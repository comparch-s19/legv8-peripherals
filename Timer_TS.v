==> flow/design.v <==
module Timer_TS (data, address, mem_write, mem_read, size, clock, reset);
    parameter BASE_ADDR = 32'h80000000;  
    localparam ADDR_WIDTH = 8;  
    inout [63:0] data;
    input [31:0] address;
    input mem_write, mem_read;
    input [1:0] size;  
    input clock, reset;
    wire chip_select;
    AddressDetect detect_timer (address, chip_select);
    defparam detect_timer.base_address = BASE_ADDR;
    defparam detect_timer.address_mask = 32'hFFFFFFFF << ADDR_WIDTH;
    Timer16bit timer (data, address[ADDR_WIDTH-1:0], chip_select, mem_read, mem_write, size, clock, reset);
    defparam timer.ADDR_WIDTH = ADDR_WIDTH;
endmodule
module Timer16bit (data, address, chip_select, mem_read, mem_write, size, clock, reset);
    parameter ADDR_WIDTH = 8;
    inout [63:0] data;
    input [ADDR_WIDTH-1:0] address;
    input chip_select, mem_write, mem_read;
    input [1:0] size;  
    input clock, reset;
    wire [15:0] period;
    wire [15:0] count;
    wire [7:0] conditions;
    wire [63:0] data_out;
    Mux4to1Nbit data_mux (
        .F(data_out),
        .S(address[4:3]),
        .I0({ 48'b0, count }),
        .I1({ 56'b0, conditions }),
        .I2({ 48'b0, period }),
        .I3(64'bz)
    );
    defparam data_mux.N = 64;
    assign data = (chip_select & mem_read & ~mem_write) ? data_out : 64'bz;
    wire period_load;
    assign period_load = (address[4:3] == 2'b10 && chip_select && mem_write && ~mem_read) ? 1'b1 : 1'b0;
    RegisterNbit PERIODX (period, data[15:0], period_load, reset, clock);
    defparam PERIODX.N = 16;
    wire [7:0] conditions_in;
    wire [7:0] timer_conditions_out;
    assign conditions_in = (address[4:3] == 2'b01 && chip_select && mem_write && ~mem_read) ? data[7:0] : timer_conditions_out;
    RegisterNbit TCONX (conditions, conditions_in, 1'b1, reset, ~clock);
    defparam TCONX.N = 8;
    Counter16bit TMRX (count, period, timer_conditions_out, conditions, clock, reset);
endmodule
module Counter16bit (count, period, conditions_out, conditions, clk, rst);
    output reg [15:0] count;
    output reg [7:0] conditions_out;
    input [7:0] conditions;
    input [15:0] period;
    input clk, rst;
    reg [15:0] previous_value;
    integer i;
    always @(posedge clk or posedge rst) begin
        if (rst) begin
            count <= 0;
            conditions_out <= 0;
        end
        else if (conditions[3]) begin
            count <= 0;
            conditions_out <= 0;
        end
        else begin
            previous_value <= count;
            if (conditions[0]) begin
                for (i = 0; i < 8; i = i + 1) begin
                    if (i == 1 && conditions[1] == 1'b1)
                        conditions_out[i] <= 1;
                    else begin 
                        conditions_out[i] <= conditions[i];
                    end
                end
                count <= count + 1;
                if (count[15] != previous_value[15]) begin
                    conditions_out[1] <= 1;
                end
                if (conditions[2] && (count >= period)) begin
                    count <= 0;
                    conditions_out[1] <= 1;
                end
            end
            else begin
                count <= count;
            end
        end
    end
endmodule
[From RTL to reports: Counter16bit]
What the tools print for Counter16bit, step after step.
Lines are those of the file above, counted from 1.
Cell names lack the library's common part.
A cell with -- has no value.
Set-up
  top: Counter16bit
  clock input: clk
  cell library: sky130hd
  corner: tt_025C_1v80

[Word-level counts]
Source: Yosys, flattened and elaborated, memories not mapped. Widths are those after wreduce. Registers that Yosys merges into a memory's read port (data or address) are not register bits. Print and check cells do not count. Equal cells are merged and count once.
Operators by class
  $add $sub $neg: 1
  $lt $le $gt $ge: 1
  equal/unequal tests: 1
  muxes and demuxes: 22
  bitwise gates (word level): 2
  reductions and logical operators: 3
Operators with widths (count)
  2-to-1 mux 16 bit: 3
  2-to-1 mux 1 bit: 19
  adder 16 x 1 -> 16 bit (second input constant): 1
  >= comparator 16 bit: 1
  inverter 1 bit: 2
  AND reduction 2 bit: 1
  nonzero test 2 bit: 1
  inequality test 1 bit: 1
  logical AND 1 bit: 1
Storage and ports
  register bits after elaboration: 40

[Logic depth]
Yosys ltp: most cells in a row. Word level: on the elaborated netlist, between registers, memories and ports. Mapped: between sequential cells and ports; inverters and the memories' decode and read muxes count.
Depth
  depth after elaboration: 5
  ABC_AREA: 1
  gate-level depth with buffers: 15
  depth with buffers taken out: 15

[Netlist]
Source: synth_stat.txt of the flow (Yosys; design flattened, memories mapped). It holds for the ABC_AREA given above (unset counts as 0); a run with the other value may have another netlist.
Synthesis totals
  cells in the netlist: 197
  synthesis area: 1622.8 sq um
  sequential part of the area: 605.6 sq um
  flip-flop cells: 24
  buffer cells: 4
Cells by type
  dfrtp_1: count 23, area in all 575.552 sq um
  ha_1: count 17, area in all 212.704 sq um
  nand2_1: count 49, area in all 183.926 sq um
  xor2_1: count 10, area in all 87.584 sq um
  inv_1: count 23, area in all 86.333 sq um
  o21ai_1: count 11, area in all 55.053 sq um
  nor2_1: count 13, area in all 48.797 sq um
  a22o_1: count 5, area in all 43.792 sq um
  a21oi_1: count 8, area in all 40.038 sq um
  edfxtp_1: count 1, area in all 30.029 sq um
  nand3_2: count 3, area in all 30.029 sq um
  o21ai_0: count 6, area in all 30.029 sq um
  xnor2_1: count 3, area in all 26.275 sq um
  nor2_4: count 2, area in all 22.522 sq um
  nand4_1: count 3, area in all 18.768 sq um
  nor3_4: count 1, area in all 16.266 sq um
  buf_4: count 2, area in all 15.014 sq um
  nand3_1: count 3, area in all 15.014 sq um
Other cell types: 10; their cells: 14.

[Timing after synthesis]
Path of least setup slack by OpenSTA after synthesis, without wires, with an ideal clock, recovery checks aside; 20% of the period is set as input and as output delay. Where synthesis merged equal registers, the netlist keeps one of their names.
Timing path post-synthesis
  path kind: input to register
  from: input port period[3]
  to: register count[0]
  period: 3.54 ns
  input delay: 0.708 ns
  time at the first pin: 0.708 ns
  data arrival time: 1.872 ns
  slack: 1.591 ns
  path delay: 1.241 ns
  stages on the path: 14
  buffers on the path: 1
  synthesis period reached: 1.949 ns
"path delay" is the arrival time less input delay plus setup time.
"stages on the path" counts driving pins, that of a launching flip-flop among them; a cell with two outputs on the path counts twice.
"synthesis period reached" is the clock period less the worst setup slack; recovery checks do not enter. This is arithmetic on one report: input and output delays are still those of the set period (20% each).
Between the ends stands the longest chain of elaborated cells between them, by number of cells; it is not shown to be the way that was timed. Of several equally long chains one is given.
Each line given opens the expression or statement behind the cell; cells for indexed reads and writes are added by Yosys, which also makes memories of some case tables.
A register here has more assigning lines than the two given.
Between the ends, post-synthesis
  cell sequence: inv_1 -> ha_1 -> nand2_1 -> nor2_1 -> nor2_1 -> nand2_1 -> nand2_1 -> nand2_1 -> nand2_1 -> nand2_1 -> nand2_1 -> nand2_1 -> buf_4 -> a21oi_1
  cells in the longest elaborated chain: 5
  elaborated cells between the ends (all ways): 5
  RTL lines with such cells: 3
Ends and longest elaborated chain, post-synthesis
  from (decl): RTL line 52  | input [15:0] period;
  >= comparator 16 bit: RTL line 79  | if (conditions[2] && (count >= period)) begin
  logical AND 1 bit: RTL line 79
  2-to-1 mux 16 bit: RTL line 79
  2-to-1 mux 16 bit: RTL line 67  | if (conditions[0]) begin
  2-to-1 mux 16 bit: RTL line 61  | else if (conditions[3]) begin
  to (assign): RTL line 75  | count <= count + 1;
  to (assign): RTL line 85  | count <= count;
  to (decl): RTL line 49  | output reg [15:0] count;

[Path in the finished layout]
From the final timing report of run 1: the path of least setup slack in the routed layout; clock arrival at registers is part of the times.
Timing path post-layout
  path kind: register to register
  from: register count[10]
  to: register count[14]
  period: 1.75 ns
  time at the first pin: 0.27 ns
  data arrival time: 1.93 ns
  slack: -0.01 ns
  stages on the path: 10
  buffers on the path: 1
Between the ends stands the longest chain of elaborated cells between them, by number of cells; it is not shown to be the way that was timed. Of several equally long chains one is given.
A register here has more assigning lines than the two given.
Between the ends, post-layout
  cell sequence: dfrtp_1 -> ha_4 -> nand4_1 -> nor3_2 -> nand2_1 -> nand2_1 -> nand2_2 -> nand2_4 -> buf_6 -> o21ai_2
  cells in the longest elaborated chain: 5
  elaborated cells between the ends (all ways): 6
  RTL lines with such cells: 4
Ends and longest elaborated chain, post-layout
  from (decl): RTL line 49  | output reg [15:0] count;
  from (assign): RTL line 75  | count <= count + 1;
  from (assign): RTL line 85  | count <= count;
  >= comparator 16 bit: RTL line 79  | if (conditions[2] && (count >= period)) begin
  logical AND 1 bit: RTL line 79
  2-to-1 mux 16 bit: RTL line 79
  2-to-1 mux 16 bit: RTL line 67  | if (conditions[0]) begin
  2-to-1 mux 16 bit: RTL line 61  | else if (conditions[3]) begin
  to (assign): RTL line 75
  to (assign): RTL line 85
  to (decl): RTL line 49

Add stored flow runs of Counter16bit

Measured data: module Counter16bit, platform sky130hd, 2 stored runs of the flow under differing settings, order arbitrary. Input and output delays are each 20% of the period that was set; the output load is 0.01 pF.
"achieved clock period (ns)" is the run's clock period less its worst setup slack. It is reckoned from that one timing run; input and output delays stay at 20% of the period that was set.
"worst setup path time (ns)" is the time allowed to the run's worst setup path (the clock period less input and output delay, where it has them) less its slack. Clock arrival times count: a late capture clock shortens it, a late launch clock lengthens it.
By "finish__power__total" is meant OpenSTA's value without simulated activity: inputs other than the clock are taken to toggle once in ten clock periods, and the tool carries that through the logic.

Flow files of run 1
==> flow/run.sh <==
#!/bin/bash
# the make line also repeats the synthesis and layout settings of config.mk as NAME=value (left out here)
make -C /OpenROAD-flow-scripts/flow DESIGN_CONFIG=/design/flow/config.mk WORK_HOME=/design/flow/orfs CLKGATE_MAP_FILE= finish
==> flow/config.mk <==
export PLATFORM = sky130hd
export DESIGN_NAME = Counter16bit
export DESIGN_NICKNAME = Counter16bit
export VERILOG_FILES = /design/flow/design.v
export SDC_FILE = /design/flow/constraint.sdc
export NUM_CORES = 4
export LEC_CHECK = 0
export ABC_AREA = 1
export CAP_MARGIN = 20
export CELL_PAD_IN_SITES_GLOBAL_PLACEMENT = 0
export CORE_ASPECT_RATIO = 0.73
export CORE_MARGIN = 7
export CORE_UTILIZATION = 47
export CTS_CLUSTER_DIAMETER = 389
export GPL_TIMING_DRIVEN = 0
export PLACE_DENSITY_LB_ADDON = 0.21
export SLEW_MARGIN = 20
==> flow/constraint.sdc <==
create_clock -name core_clock -period 1.75 [get_ports {clk}]
set_input_delay 0.3500 -clock core_clock [delete_from_list [all_inputs] [get_ports {clk}]]
set_output_delay 0.3500 -clock core_clock [all_outputs]
set_load 0.01 [all_outputs]

report of run 1
yosys chip area after synthesis (um^2): 1622.8
finish__design__die__area: 5314.6
finish__design__instance__utilization: 0.7849
finish__timing__setup__ws: -0.011
finish__power__total: 1.641e-03
achieved clock period (ns): 1.761
worst setup path time (ns): 1.76
worst setup path kind: register to register

Flow files of run 2
==> flow/run.sh <==
#!/bin/bash
# the make line also repeats the synthesis and layout settings of config.mk as NAME=value (left out here)
make -C /OpenROAD-flow-scripts/flow DESIGN_CONFIG=/design/flow/config.mk WORK_HOME=/design/flow/orfs CLKGATE_MAP_FILE= finish
==> flow/config.mk <==
export PLATFORM = sky130hd
export DESIGN_NAME = Counter16bit
export DESIGN_NICKNAME = Counter16bit
export VERILOG_FILES = /design/flow/design.v
export SDC_FILE = /design/flow/constraint.sdc
export NUM_CORES = 4
export LEC_CHECK = 0
export CAP_MARGIN = 20
export CORE_MARGIN = 6
export CORE_UTILIZATION = 20
export CTS_CLUSTER_SIZE = 67
export GPL_ROUTABILITY_DRIVEN = 0
export MAX_ROUTING_LAYER = met4
export PLACE_DENSITY_LB_ADDON = 0.14
export SETUP_SLACK_MARGIN = 0.78
export SLEW_MARGIN = 30
export TNS_END_PERCENT = 10
==> flow/constraint.sdc <==
create_clock -name core_clock -period 3.26 [get_ports {clk}]
set_input_delay 0.6520 -clock core_clock [delete_from_list [all_inputs] [get_ports {clk}]]
set_output_delay 0.6520 -clock core_clock [all_outputs]
set_load 0.01 [all_outputs]

report of run 2
yosys chip area after synthesis (um^2): 1793.0
finish__design__die__area: 11380.6
finish__design__instance__utilization: 0.3072
finish__timing__setup__ws: 0.804
finish__power__total: 6.563e-04
achieved clock period (ns): 2.456
worst setup path time (ns): 1.80
worst setup path kind: input to register
